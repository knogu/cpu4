==> flow/design.v <==
module m_prescale50000(input clk,output c_out);
	reg [15:0] cnt;
	wire wcout;
	assign wcout=(cnt==16'd49999) ? 1'b1 : 1'b0;
	assign c_out=wcout;
	always @(posedge clk) begin
		if(wcout==1'b1)
			cnt=0;
		else
			cnt=cnt+1;
	end
endmodule	
module m_prescale1000(input clk, input c_in, output reg c_out);
    reg [10:0] cnt;
    reg prev_cin;
    always @(posedge clk) begin
        c_out <= 1'b0;  
        prev_cin <= c_in;
        if (~prev_cin & c_in) begin
            if (cnt == 999) begin
                cnt <= 0;
                c_out <= 1'b1;  
            end else begin
                cnt <= cnt + 1;
            end
        end
    end
endmodule
=== From RTL to reports: m_prescale1000 ===
The steps from the RTL of m_prescale1000 to its reports follow in flow order.
Line numbers count from 1 in the design file above.
Operators carry their Yosys type and port widths (W data, S select, Z words).
The mark -- stands for no value.

* Top module: m_prescale1000
* Clock: clk
* Library: sky130hd
* Library corner: tt_025C_1v80

=== Word-level counts ===
Source: Yosys, flattened and elaborated, memories not mapped. Widths are those after wreduce; folded enables and synchronous resets count as part of the registers. Registers that Yosys merges into a memory's read port (data or address) are not register bits. Print and check cells do not count. Equal cells are merged and count once.

* Add/sub/neg operators: 1
* $mul: 0
* Div/mod/pow operators: 0
* $lt $le $gt $ge: 0
* Equal/unequal tests: 1
* Shifts and indexed selects: 0
* Muxes and demuxes: 1
* Bitwise logic cells: 2
* Reductions and logical operators: 0

{| class="wikitable"
|+ Operator list
! cell !! count
|-
| $add A11 B1 Y11 const B || 1
|-
| $eq A11 B10 Y1 const B || 1
|-
| $and A1 B1 Y1 || 1
|-
| $not A1 Y1 || 1
|-
| $mux W1 || 1
|}

* Register bits: 13
* Latch bits: 0
* Memory bits (writable): 0
* ROM bits: 0
* Clocked read ports x word width: 0
* Memory cells: 0
* Bits of input ports: 2
* Output and inout bits: 1
* Word-level cells: 8

=== Logic depth ===
Longest topological path by Yosys (ltp), each cell counted once; first at word level (registers and memories cut), then after technology mapping (sequential cells cut; the memories' decode and read muxes count).

* Depth after elaboration: 2
* ABC_AREA: 0
* Gate-level depth with buffers: 5
* Mapped depth without buffers: 5

=== Mapped cells and area ===
The flow's flattened synthesis, as Yosys stat reports it; memories are mapped. The netlist is that of the ABC_AREA named above (0 if unset); the other value can give another one.
Totals and module areas in this step are rounded.

* Standard cells after synthesis: 57
* Synthesis area: 630 um2
* Sequential area: 370 um2
* Flip-flop cells: 13
* Buffers: 0

{| class="wikitable"
|+ Cells by type
! cell type !! count !! area in all (um2)
|-
| sky130_fd_sc_hd__edfxtp_1 || 11 || 330.317
|-
| sky130_fd_sc_hd__dfxtp_1 || 2 || 40.038
|-
| sky130_fd_sc_hd__xnor2_1 || 4 || 35.034
|-
| sky130_fd_sc_hd__nor2_1 || 8 || 30.029
|-
| sky130_fd_sc_hd__xor2_1 || 3 || 26.275
|-
| sky130_fd_sc_hd__nand3_1 || 5 || 25.024
|-
| sky130_fd_sc_hd__nand2_1 || 6 || 22.522
|-
| sky130_fd_sc_hd__ha_1 || 1 || 12.512
|-
| sky130_fd_sc_hd__nand4_1 || 2 || 12.512
|-
| sky130_fd_sc_hd__nor2b_1 || 2 || 12.512
|-
| sky130_fd_sc_hd__nor2_4 || 1 || 11.261
|-
| sky130_fd_sc_hd__nand3_2 || 1 || 10.01
|-
| sky130_fd_sc_hd__nor3_1 || 2 || 10.01
|-
| sky130_fd_sc_hd__or2_4 || 1 || 8.758
|-
| sky130_fd_sc_hd__inv_1 || 2 || 7.507
|-
| sky130_fd_sc_hd__nand3b_1 || 1 || 7.507
|-
| sky130_fd_sc_hd__o211ai_1 || 1 || 7.507
|-
| sky130_fd_sc_hd__and2_1 || 1 || 6.256
|}

Other cell types: 3; their cells: 3.

=== Worst setup path after synthesis ===
Path of least setup slack by OpenSTA after synthesis, without wires, with an ideal clock, recovery checks aside; 20% of the period is set as input and as output delay. Where synthesis merged equal registers, the netlist keeps one of their names.

* Path type: input-to-reg
* From: in c_in
* To: reg cnt[0]
* Clock period: 2.31 ns
* Input delay: 0.462 ns
* Setup time: 0.380 ns
* Time at the first pin: 0.462 ns
* Arrival time: 1.031 ns
* Required time: 1.930 ns
* Slack: 0.898 ns
* Delay of the path: 0.949 ns
* Driving pins on the path: 1
* Path buffers: 0
* Synthesis period reached: 1.412 ns

"delay of the path" is the arrival time less input delay plus setup time.
"driving pins on the path" counts driving pins, that of a launching flip-flop among them; a cell with two outputs on the path counts twice.
"synthesis period reached" = period - worst setup slack (recovery checks aside). The figure is calculated, with input and output delays left at 20% of the set period.
Between the ends stands the longest chain of elaborated cells between them, by number of cells; it is not shown to be the way that was timed. Of several equally long chains one is given.
Each line given opens the expression or statement behind the cell; cells for indexed reads and writes are added by Yosys, which also makes memories of some case tables.

* Cell sequence: sky130_fd_sc_hd__nor2b_1
* Cells in the longest elaborated chain: 1
* Elaborated cells between the ends (all ways): 1
* RTL lines with such cells: 1
* Those cells by class: logic: 1

{| class="wikitable"
|+ RTL lines, path after synthesis
! what !! RTL line !! text
|-
| start, declared || 13 || <nowiki>module m_prescale1000(input clk, input c_in, output reg c_out);</nowiki>
|-
| $and A1 B1 Y1 || 19 || <nowiki>if (~prev_cin & c_in) begin</nowiki>
|-
| end, assigned || 21 || <nowiki>cnt <= 0;</nowiki>
|-
| end, assigned || 24 || <nowiki>cnt <= cnt + 1;</nowiki>
|-
| end, declared || 14 || <nowiki>reg [10:0] cnt;</nowiki>
|}

=== Path in the finished layout ===
From the final timing report of run B: the path of least setup slack in the routed layout; clock arrival at registers is part of the times.

* Path type: reg-to-reg
* From: reg cnt[3]
* To: reg cnt[3]
* Clock period: 1.57 ns
* Setup time: 0.24 ns
* Time at the first pin: 0.28 ns
* Arrival time: 1.49 ns
* Required time: 1.61 ns
* Slack: 0.12 ns
* Driving pins on the path: 5
* Path buffers: 0

Between the ends stands the longest chain of elaborated cells between them, by number of cells; it is not shown to be the way that was timed. Of several equally long chains one is given.

* Cell sequence: sky130_fd_sc_hd__edfxtp_1 > sky130_fd_sc_hd__nor3_2 > sky130_fd_sc_hd__nand4_1 > sky130_fd_sc_hd__nor2_4 > sky130_fd_sc_hd__nor2_1
* Cells in the longest elaborated chain: 1
* Elaborated cells between the ends (all ways): 2
* RTL lines with such cells: 2
* Those cells by class: add/sub: 1; eq/ne: 1

{| class="wikitable"
|+ RTL lines, path post-layout
! what !! RTL line !! text
|-
| start, declared || 14 || <nowiki>reg [10:0] cnt;</nowiki>
|-
| start, assigned || 21 || <nowiki>cnt <= 0;</nowiki>
|-
| start, assigned || 24 || <nowiki>cnt <= cnt + 1;</nowiki>
|-
| $add A11 B1 Y11 || 24 ||
|-
| end, assigned || 21 ||
|-
| end, assigned || 24 ||
|-
| end, declared || 14 ||
|}

Hand-over note for m_prescale1000

Module m_prescale1000, platform sky130hd: 2 stored runs of the flow (Yosys, OpenROAD) with differing settings, in no particular order. Input and output delays are each 20% of the period that was set; the output load is 0.01 pF.
"achieved period" is the run's clock period less its worst setup slack. It is reckoned from that one timing run; input and output delays stay at 20% of the period that was set.
"critical setup path time" means the part of the period allowed to the worst setup path (the constraints hold back 20% at inputs and 20% at outputs) less its slack; where the path has registers, the arrival times of their clocks count too.
"power consumption": no workload was simulated; the value follows from the tool's default switching activity.
Measured values are rounded.

=== Run A ===
{| class="wikitable"
! Setting !! Value
|-
| period_ns || 1.16
|-
| CORE_UTILIZATION || 58
|-
| PLACE_DENSITY_LB_ADDON || 0.3
|-
| CELL_PAD_IN_SITES_GLOBAL_PLACEMENT || 2
|-
| GPL_ROUTABILITY_DRIVEN || 1
|-
| CAP_MARGIN || 40
|-
| CORE_MARGIN || 2
|-
| SLEW_MARGIN || 20
|}
No final report: placement broke off with FLW-0024.

=== Run B ===
{| class="wikitable"
! Setting !! Value
|-
| period_ns || 1.57
|-
| SETUP_SLACK_MARGIN || 0.31
|-
| CAP_MARGIN || 20
|-
| CORE_MARGIN || 2
|-
| CORE_UTILIZATION || 40
|-
| SLEW_MARGIN || 20
|-
! Result !! Value
|-
| Post-route setup TNS || 0.000 ns
|-
| Worst-case hold slack || 0.51 ns
|-
| Critical setup path time || 1.45 ns
|-
| Class of the worst setup path || reg-to-reg
|-
| Achieved period || 1.448 ns
|-
| Lowest setup slack || 0.12 ns
|-
| Power consumption || 0.67 mW
|-
| Chip area in the Yosys report || 630 um2
|-
| Area of the standard cells in the finished layout || 820 um2
|-
| Die outline area || 1900 um2
|-
| Post-layout utilization || 55%
|}

End of note.
